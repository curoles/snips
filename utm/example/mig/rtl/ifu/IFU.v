==> flow/design.v <==
module IFU
#(
    parameter ADDR_WIDTH = 32,
    parameter WORD_SIZE = 4
)
(
    input clk,
    input reset,
    output reg read_request,
    output reg [ADDR_WIDTH-1:0] read_addr,
    input mem_read_data_ready,
    input [WORD_SIZE*8-1:0] mem_read_data
);
always @(posedge clk)
begin
    if (reset) begin
        read_request <= 0;
        read_addr <= '0; 
    end
    else begin
        read_request <= 1;
        read_addr <= read_addr + 4;
    end
end
always @(posedge clk)
begin
    if (mem_read_data_ready) begin
    end
end
endmodule: IFU
Tool chain data of IFU
What the tools print for IFU, step after step.
Lines are those of the file above, counted from 1.
Operators: Yosys type, input widths -> output width; for muxes data width and select width s.
Library cell names are shortened.
The mark - stands for no value.
Design
  top: IFU
  clock input: clk
  cell library: sky130hd
  library corner: tt_025C_1v80

Word level
Counts by Yosys on the flattened word-level netlist (proc, flatten, opt, wreduce; memories kept). Register bits leave out memories and registers merged into their read ports (data or address); mux counts leave out enables and synchronous resets folded into registers. Print and check cells are left out. Cells with the same type and inputs are merged into one.
Word-level totals
  bits in registers: 33
  bits of input ports: 35
  output and inout bits: 33
  elaborated cells: 4
Operators by class
  $add $sub $neg: 1
  muxes and demuxes: 1
Operator list (number)
  $add 32x3->32 const B: 1
  $mux 1: 1

Longest topological paths
Yosys ltp: most cells in a row. Word level: on the elaborated netlist, between registers, memories and ports. Mapped: between sequential cells and ports; inverters and the memories' decode and read muxes count.
Logic depth
  depth after elaboration: 1
  ABC_AREA: 0
  depth in mapped cells: 6
  mapped depth without buffers: 5

Mapped cells and area
The flow's flattened synthesis, as Yosys stat reports it; memories are mapped. The netlist is that of the ABC_AREA named above (0 if unset); the other value can give another one.
Cells by type
  dfxtp_1: number 31, area in all 620.595 um2
  xnor2_1: number 11, area in all 96.342 um2
  a21oi_1: number 15, area in all 75.072 um2
  o31ai_1: number 10, area in all 75.072 um2
  or4_1: number 10, area in all 75.072 um2
  nor2_1: number 15, area in all 56.304 um2
  nand2_1: number 13, area in all 48.797 um2
  nand4_1: number 6, area in all 37.536 um2
  nand3_1: number 7, area in all 35.034 um2
  and3_1: number 5, area in all 31.28 um2
  or3_1: number 5, area in all 31.28 um2
  nor4_1: number 4, area in all 25.024 um2
  o21ai_0: number 5, area in all 25.024 um2
  or3_2: number 3, area in all 22.522 um2
  nand4_4: number 1, area in all 21.27 um2
  nor3_1: number 4, area in all 20.019 um2
  xor2_1: number 2, area in all 17.517 um2
  buf_4: number 2, area in all 15.014 um2
Not listed: further types 9, cells in them 14.
Mapped netlist
  mapped cells: 163
  mapped area: 1416.4 um2
  sequential part of the area: 620.6 um2
  mapped flip-flops: 31
  buffer cells: 7

Path before layout
OpenSTA on the mapped netlist: ideal clock, no wires. The path of least setup slack (recovery checks aside). Input and output delay are each 20% of the period. Register names are those of the netlist, which keeps one name where synthesis merged equal registers.
Path after synthesis
  path type: reg-to-reg
  start point: register read_addr[2]
  end point: register read_addr[24]
  period: 2.27 ns
  setup time: 0.071 ns
  time at the first pin: 0.000 ns
  data arrival time: 2.026 ns
  required time: 2.199 ns
  path slack: 0.174 ns
  path delay: 2.097 ns
  stages: 7
  buffers on the path: 1
  synthesis period reached: 2.096 ns
"path delay" is the arrival time less input delay plus setup time.
"stages": output pins that drive a net of the path, with the launching flip-flop's if there is one; two outputs of one cell count as two.
"synthesis period reached" is the clock period less the worst setup slack; recovery checks do not enter. This is arithmetic on one report: input and output delays are still those of the set period (20% each).
Between the ends stands the longest chain of elaborated cells between them, by number of cells; it is not shown to be the way that was timed. Of several equally long chains one is given.
A line is the first line of the expression or statement that the cell stems from. Yosys adds cells for indexed reads and writes and turns some case tables into memories.
On the way, after synthesis
  path through: dfxtp_1 > ha_1 > nand4_2 > or3_1 > clkbuf_1 > or4_1 > a21oi_1
  length of the longest elaborated chain: 1
  elaborated cells on any way between the ends: 1
  RTL lines with such cells: 1
Ends and longest elaborated chain, after synthesis
  start: declaration: RTL line 10  | output reg [ADDR_WIDTH-1:0] read_addr,
  start: assignment: RTL line 18  | read_addr <= '0;
  start: assignment: RTL line 22  | read_addr <= read_addr + 4;
  $add 32x3->32: RTL line 22
  end: assignment: RTL line 18
  end: assignment: RTL line 22
  end: declaration: RTL line 10

Worst path after layout
Path of least setup slack in the final report of entry A (OpenROAD, finished layout, wires in). Where an end is a register, its clock arrival counts in the times.
Path post-layout
  path type: reg-to-reg
  start point: register read_addr[2]
  end point: register read_addr[27]
  period: 1.52 ns
  setup time: 0.06 ns
  time at the first pin: 0.33 ns
  data arrival time: 2.02 ns
  required time: 1.80 ns
  path slack: -0.22 ns
  stages: 6
  buffers on the path: 1
Between the ends stands the longest chain of elaborated cells between them, by number of cells; it is not shown to be the way that was timed. Of several equally long chains one is given.
On the way, post-layout
  path through: dfxtp_4 > buf_4 > nand2_2 > or4_4 > or4_4 > a21oi_2
  length of the longest elaborated chain: 1
  elaborated cells on any way between the ends: 1
  RTL lines with such cells: 1
Ends and longest elaborated chain, post-layout
  start: declaration: RTL line 10  | output reg [ADDR_WIDTH-1:0] read_addr,
  start: assignment: RTL line 18  | read_addr <= '0;
  start: assignment: RTL line 22  | read_addr <= read_addr + 4;
  $add 32x3->32: RTL line 22
  end: assignment: RTL line 18
  end: assignment: RTL line 22
  end: declaration: RTL line 10

Record of 2 stored runs of the RTL-to-layout flow on IFU, platform sky130hd. The runs are unordered. Constraints: input delay and output delay 20% of the set period each, output load 0.01 pF.
"achieved clock period (ns)" = clock period - worst setup slack. The figure is calculated, with input and output delays left at 20% of the set period.
By "worst setup path time (ns)" is meant the share of the clock period that the worst setup path is allowed (20% is reserved at inputs, 20% at outputs), minus its slack. Clock arrival times at its registers enter into it.
"finish__power__total": no workload was simulated; the value follows from the tool's default switching activity.

Flow files of entry A
==> flow/run.sh <==
#!/bin/bash
# the make line also repeats the synthesis and layout settings of config.mk as NAME=value (left out here)
make -C /OpenROAD-flow-scripts/flow DESIGN_CONFIG=/design/flow/config.mk WORK_HOME=/design/flow/orfs CLKGATE_MAP_FILE= finish
==> flow/config.mk <==
export PLATFORM = sky130hd
export DESIGN_NAME = IFU
export DESIGN_NICKNAME = IFU
export VERILOG_FILES = /design/flow/design.v
export SDC_FILE = /design/flow/constraint.sdc
export NUM_CORES = 4
export LEC_CHECK = 0
export CAP_MARGIN = 20
export CORE_MARGIN = 2
export CORE_UTILIZATION = 40
export SLEW_MARGIN = 20
==> flow/constraint.sdc <==
create_clock -name core_clock -period 1.52 [get_ports {clk}]
set_input_delay 0.3040 -clock core_clock [delete_from_list [all_inputs] [get_ports {clk}]]
set_output_delay 0.3040 -clock core_clock [all_outputs]
set_load 0.01 [all_outputs]

report of entry A
yosys chip area after synthesis (um^2): 1416.4
finish__design__die__area: 4032.9
finish__design__instance__area__stdcell: 2476.1
finish__design__instance__utilization: 0.7362
finish__timing__setup__ws: -0.215
finish__timing__setup__tns: -2.577
finish__timing__hold__ws: 0.492
finish__power__total: 1.544e-03
achieved clock period (ns): 1.735
worst setup path time (ns): 1.74
worst setup path kind: reg-to-reg

Flow files of entry B
==> flow/run.sh <==
#!/bin/bash
# the make line also repeats the synthesis and layout settings of config.mk as NAME=value (left out here)
make -C /OpenROAD-flow-scripts/flow DESIGN_CONFIG=/design/flow/config.mk WORK_HOME=/design/flow/orfs CLKGATE_MAP_FILE= finish
==> flow/config.mk <==
export PLATFORM = sky130hd
export DESIGN_NAME = IFU
export DESIGN_NICKNAME = IFU
export VERILOG_FILES = /design/flow/design.v
export SDC_FILE = /design/flow/constraint.sdc
export NUM_CORES = 4
export LEC_CHECK = 0
export CAP_MARGIN = 20
export CELL_PAD_IN_SITES_GLOBAL_PLACEMENT = 2
export CORE_MARGIN = 2
export CORE_UTILIZATION = 52
export GPL_TIMING_DRIVEN = 1
export PLACE_DENSITY_LB_ADDON = 0.26
export SLEW_MARGIN = 20
==> flow/constraint.sdc <==
create_clock -name core_clock -period 2.01 [get_ports {clk}]
set_input_delay 0.4020 -clock core_clock [delete_from_list [all_inputs] [get_ports {clk}]]
set_output_delay 0.4020 -clock core_clock [all_outputs]
set_load 0.01 [all_outputs]

report of entry B: did not finish, place, FLW-0024
